==> flow/design.v <==
module LZC(
    input wire CLK,
    input wire RST_N,
    input wire MODE,
    input wire [7:0] DATA,
    input wire IVALID,
    output reg [5:0] ZEROS,
    output reg OVALID
);
parameter [1:0] IDLE = 2'b00;
parameter [1:0] CALC = 2'b01;
parameter [1:0] FINISH = 2'b10;
reg [2:0] time_cnt;
reg [1:0] state;
reg found;
function [5:0] zeros_cnt;
input[7:0] data;
begin
	if (data[7:0] == 0) begin
     	zeros_cnt = 6'd8;
    end else if (data[7:1] == 0) begin
     	zeros_cnt = 6'd7;
	end else if (data[7:2] == 0) begin
	    zeros_cnt = 6'd6;
    end else if (data[7:3] == 0) begin
        zeros_cnt = 6'd5;
    end else if (data[7:4] == 0) begin
        zeros_cnt = 6'd4;
    end else if (data[7:5] == 0) begin
        zeros_cnt = 6'd3;
    end else if (data[7:6] == 0) begin
        zeros_cnt = 6'd2;
    end else if (data[7] == 0) begin
        zeros_cnt = 6'd1;
    end else begin
        zeros_cnt = 6'd0;
    end
end
endfunction
always @(posedge CLK or negedge RST_N) begin
    if(RST_N == 1'b0) begin
		state = IDLE;
        ZEROS = 6'd0;
        time_cnt = 3'd0;
        OVALID = 1'b0;
        found = 1'b0;
	end else begin
		case (state)
        	IDLE : begin
            	OVALID = 1'b0;
            	if (IVALID) begin
                    ZEROS = zeros_cnt(DATA);
                    time_cnt = 3'd0;
                	state = CALC;
                    if (DATA != 8'd0) begin
                        found = 1'b1;
                    end else begin
                        found = 1'b0;    
                    end
            	end else begin
					state = IDLE;
				end
        	end
            CALC : begin
                if (IVALID == 1'b1) begin
                    time_cnt = time_cnt + 1;
                    if (found == 1'b0)begin
                       ZEROS = ZEROS + zeros_cnt(DATA); 
                    end
                    if (DATA != 8'd0) begin
                        found = 1'b1;
                    end
                    if (MODE == 1'b0) begin
                        if (time_cnt == 3'd3) begin
                            state = FINISH;
                        end else begin
                            state = CALC;
                        end
                    end else begin
                        if (time_cnt == 3'd3 | DATA != 8'd0) begin
                            state = FINISH;
                        end else begin
                            state = CALC;
                        end
                    end
                end else begin
                    state <= CALC;
                end
            end
            FINISH: begin
    			OVALID = 1'b1;
    			state = IDLE;
    		end
    		default: begin
    			OVALID = 1'b0;
    			state = IDLE;
            end
        endcase
    end
end
endmodule
## Step by step through the tools: LZC

The steps from the RTL of LZC to its reports follow in flow order.
Lines are those of the file above, counted from 1.
Not given: --

- Top: LZC
- Clock input: CLK
- Cell library: sky130hd
- Timing corner: tt_025C_1v80

## Elaborated design

Source: Yosys, flattened and elaborated, memories not mapped. Widths are those after wreduce. Registers that Yosys merges into a memory's read port (data or address) are not register bits. Print and check cells do not count. Equal cells are merged and count once.

- Register bits after elaboration: 13
- Input port bits: 12

- Add/subtract/negate cells: 2
- Equality and inequality tests: 7
- Multiplexer cells: 30
- Bitwise operators: 1
- Reductions and logical operators: 13

Operator list:

| kind | number |
|---|---|
| 6-bit two-way mux | 13 |
| 6-bit parallel mux with 2-bit select | 1 |
| 2-bit inequality test with constant B | 4 |
| 4-bit AND reduction | 2 |
| 8-bit logical NOT | 1 |
| 8-bit nonzero test | 1 |
| 2-bit two-way mux | 4 |
| 7-bit logical NOT | 1 |
| 6-bit adder | 1 |
| 6-bit logical NOT | 1 |
| 3-bit parallel mux with 2-bit select | 1 |
| 3-bit two-way mux | 2 |
| 1-bit two-way mux | 6 |
| 5-bit logical NOT | 1 |
| 2-bit logical NOT | 2 |
| 4-bit logical NOT | 1 |
| 2-bit parallel mux with 2-bit select | 1 |
| 1-bit parallel mux with 2-bit select | 2 |
| 3-bit by 1-bit adder with 3-bit output with constant B | 1 |
| 3-bit by 2-bit equality test with 1-bit output with constant B | 1 |
| 3-bit logical NOT | 1 |
| 3-bit AND reduction | 1 |
| 2-bit by 1-bit equality test with 1-bit output with constant B | 1 |
| 2-bit equality test with constant B | 1 |
| 2-bit nonzero test | 1 |
| 1-bit OR | 1 |

## Logic depth

Yosys ltp: most cells in a row. Word level: on the elaborated netlist, between registers, memories and ports. Mapped: between sequential cells and ports; inverters and the memories' decode and read muxes count.

- Depth in word-level cells: 15
- ABC_AREA: 0
- Depth in mapped cells: 10
- Mapped depth without buffers: 10

## After synthesis

Yosys stat after the flow's synthesis: flattened, memories mapped to cells. It holds for the ABC_AREA given above (unset counts as 0); a run with the other value may have another netlist.

- Cell count: 99
- Mapped area: 903.4 um^2
- Flip-flop cells: 14
- Buffer cells: 2

Cells by type:

| cell | number | area in all (um^2) |
|---|---|---|
| sky130_fd_sc_hd__dfrtp_1 | 13 | 325.312 |
| sky130_fd_sc_hd__ha_1 | 6 | 75.072 |
| sky130_fd_sc_hd__o21ai_0 | 10 | 50.048 |
| sky130_fd_sc_hd__nand2_1 | 10 | 37.536 |
| sky130_fd_sc_hd__nand2b_1 | 6 | 37.536 |
| sky130_fd_sc_hd__a21o_1 | 4 | 30.029 |
| sky130_fd_sc_hd__dfstp_2 | 1 | 26.275 |
| sky130_fd_sc_hd__inv_1 | 7 | 26.275 |
| sky130_fd_sc_hd__a21oi_1 | 5 | 25.024 |
| sky130_fd_sc_hd__nor2_1 | 6 | 22.522 |
| sky130_fd_sc_hd__fa_1 | 1 | 20.019 |
| sky130_fd_sc_hd__mux2i_1 | 2 | 20.019 |
| sky130_fd_sc_hd__a211oi_1 | 2 | 15.014 |
| sky130_fd_sc_hd__nor3b_1 | 2 | 15.014 |
| sky130_fd_sc_hd__nor2b_1 | 2 | 12.512 |
| sky130_fd_sc_hd__nor4_1 | 2 | 12.512 |
| sky130_fd_sc_hd__o211ai_2 | 1 | 12.512 |
| sky130_fd_sc_hd__mux2_2 | 1 | 11.261 |

Other cell types: 17; their cells: 18.

## Path before layout

Source: OpenSTA report_checks on the synthesized netlist (no wires, ideal clock, input and output delay 20% of the period each), path of least setup slack; recovery checks are left aside. Register names are those of the netlist, which keeps one name where synthesis merged equal registers.

- Path kind: input to register
- From: input port DATA[5]
- To: register ZEROS[5]
- Clock period: 3510 ps
- External input delay: 702 ps
- Time at the first pin: 702 ps
- Arrival time: 2822 ps
- Slack: 609 ps
- Delay of the path: 2199 ps
- Driving pins on the path: 9
- Period reached after synthesis: 2901 ps

"delay of the path" is the arrival time less input delay plus setup time.
"driving pins on the path" counts driving pins, that of a launching flip-flop among them; a cell with two outputs on the path counts twice.
"period reached after synthesis" = period - worst setup slack (recovery checks aside). The figure is calculated, with input and output delays left at 20% of the set period.
Between the ends stands the longest chain of elaborated cells between them, by number of cells; it is not shown to be the way that was timed. Of several equally long chains one is given.
Each line given opens the expression or statement behind the cell; cells for indexed reads and writes are added by Yosys, which also makes memories of some case tables.
At most two assigning lines are given for a register; there are more.

- Cells stage by stage: sky130_fd_sc_hd__or4_4 -> sky130_fd_sc_hd__or3_4 -> sky130_fd_sc_hd__o32a_2 -> sky130_fd_sc_hd__inv_1 -> sky130_fd_sc_hd__ha_1 -> sky130_fd_sc_hd__a211oi_1 -> sky130_fd_sc_hd__nor3b_1 -> sky130_fd_sc_hd__o211ai_1 -> sky130_fd_sc_hd__mux2i_1
- Cells in the longest elaborated chain: 14
- Elaborated cells on any way between the ends: 20
- Classes of those cells: 1 x add/sub; 13 x mux; 6 x reduce/logical

Ends and longest elaborated chain, post-synthesis:

| what | RTL line | source |
|---|---|---|
| from (decl) | 5 | `input wire [7:0] DATA,` |
| 3-bit logical NOT | 29 | `end else if (data[7:5] == 0) begin` |
| 6-bit two-way mux | 29 |  |
| 6-bit two-way mux | 27 | `end else if (data[7:4] == 0) begin` |
| 6-bit two-way mux | 25 | `end else if (data[7:3] == 0) begin` |
| 6-bit two-way mux | 23 | `end else if (data[7:2] == 0) begin` |
| 6-bit two-way mux | 21 | `end else if (data[7:1] == 0) begin` |
| 6-bit two-way mux | 19 | `if (data[7:0] == 0) begin` |
| 6-bit two-way mux | 67 | `if (found == 1'b0)begin` |
| 6-bit two-way mux | 65 | `if (IVALID == 1'b1) begin` |
| 6-bit two-way mux | 48 | `case (state)` |
| 6-bit adder | 68 | `ZEROS = ZEROS + zeros_cnt(DATA);` |
| 6-bit two-way mux | 67 |  |
| 6-bit two-way mux | 65 |  |
| 6-bit parallel mux with 2-bit select | 48 |  |
| to (assign) | 52 | `ZEROS = zeros_cnt(DATA);` |
| to (assign) | 68 |  |
| to (decl) | 7 | `output reg [5:0] ZEROS,` |

## Path in the finished layout

Path of least setup slack in the final report of record 1 (OpenROAD, finished layout, wires in). Where an end is a register, its clock arrival counts in the times.
The report prints the path's times to 10 ps; the period is as set.

- Path kind: input to register
- From: input port DATA[5]
- To: register ZEROS[5]
- Clock period: 3380 ps
- External input delay: 680 ps
- Time at the first pin: 680 ps
- Arrival time: 3300 ps
- Slack: 300 ps
- Driving pins on the path: 10

Between the ends stands the longest chain of elaborated cells between them, by number of cells; it is not shown to be the way that was timed. Of several equally long chains one is given.
At most two assigning lines are given for a register; there are more.

- Cells stage by stage: sky130_fd_sc_hd__clkdlybuf4s50_1 -> sky130_fd_sc_hd__or4_4 -> sky130_fd_sc_hd__or3_4 -> sky130_fd_sc_hd__o32a_2 -> sky130_fd_sc_hd__inv_1 -> sky130_fd_sc_hd__ha_1 -> sky130_fd_sc_hd__a211oi_2 -> sky130_fd_sc_hd__nor3b_1 -> sky130_fd_sc_hd__o211ai_1 -> sky130_fd_sc_hd__mux2i_1
- Cells in the longest elaborated chain: 14
- Elaborated cells on any way between the ends: 20
- Classes of those cells: 1 x add/sub; 13 x mux; 6 x reduce/logical

Ends and longest elaborated chain, after layout:

| what | RTL line | source |
|---|---|---|
| from (decl) | 5 | `input wire [7:0] DATA,` |
| 3-bit logical NOT | 29 | `end else if (data[7:5] == 0) begin` |
| 6-bit two-way mux | 29 |  |
| 6-bit two-way mux | 27 | `end else if (data[7:4] == 0) begin` |
| 6-bit two-way mux | 25 | `end else if (data[7:3] == 0) begin` |
| 6-bit two-way mux | 23 | `end else if (data[7:2] == 0) begin` |
| 6-bit two-way mux | 21 | `end else if (data[7:1] == 0) begin` |
| 6-bit two-way mux | 19 | `if (data[7:0] == 0) begin` |
| 6-bit two-way mux | 67 | `if (found == 1'b0)begin` |
| 6-bit two-way mux | 65 | `if (IVALID == 1'b1) begin` |
| 6-bit two-way mux | 48 | `case (state)` |
| 6-bit adder | 68 | `ZEROS = ZEROS + zeros_cnt(DATA);` |
| 6-bit two-way mux | 67 |  |
| 6-bit two-way mux | 65 |  |
| 6-bit parallel mux with 2-bit select | 48 |  |
| to (assign) | 52 | `ZEROS = zeros_cnt(DATA);` |
| to (assign) | 68 |  |
| to (decl) | 7 | `output reg [5:0] ZEROS,` |

Appendix: measured runs

Measured data: module LZC, platform sky130hd, 2 stored runs of the flow under differing settings, order arbitrary. Input and output delays are each 20% of the period that was set; the output load is 0.01 pF.
"clock period achieved" is the run's clock period less its worst setup slack. It is reckoned from that one timing run; input and output delays stay at 20% of the period that was set.
"time used up by the worst setup path" is the time allowed to the run's worst setup path (the clock period less input and output delay, where it has them) less its slack. Clock arrival times count: a late capture clock shortens it, a late launch clock lengthens it.
"total power after layout" rests on the timing tool's default activity at the inputs, not on a simulated workload.
"time used up by the worst setup path" is given in steps of 10 ps.
A setting shown as -- is not set for that run.

| item | record 1 | record 2 |
|---|---|---|
| period_ns | 3.38 | 3.21 |
| SETUP_SLACK_MARGIN | 0.21 | -0.15 |
| CAP_MARGIN | 20 | 20 |
| CORE_MARGIN | 2 | 2 |
| CORE_UTILIZATION | 40 | 54 |
| SLEW_MARGIN | 20 | 25 |
| PLACE_DENSITY_LB_ADDON | -- | 0.07 |
| CORE_ASPECT_RATIO | -- | 0.68 |
| TNS_END_PERCENT | -- | 25 |
| ABC_AREA | -- | 0 |
| GPL_TIMING_DRIVEN | -- | 0 |
| GPL_ROUTABILITY_DRIVEN | -- | 0 |
| CTS_CLUSTER_DIAMETER | -- | 332 |
| chip area after synthesis (Yosys) (um^2) | 903.4 | 903.4 |
| total power after layout (uW) | 713 | 748.1 |
| utilization of the finished layout (%) | 54.8 | 70.7 |
| time used up by the worst setup path (ps) | 2400 | 2550 |
| worst setup path kind | input to register | input to register |
| total negative slack (ps) | 0 | 0 |
| die outline area (um^2) | 2654.3 | 2022.1 |
| standard-cell area after routing (um^2) | 1188.6 | 1136.1 |
| worst slack on setup checks (ps) | 300 | 13 |
| post-route worst hold slack (ps) | 456 | 462 |
| clock period achieved (ps) | 3080 | 3197 |
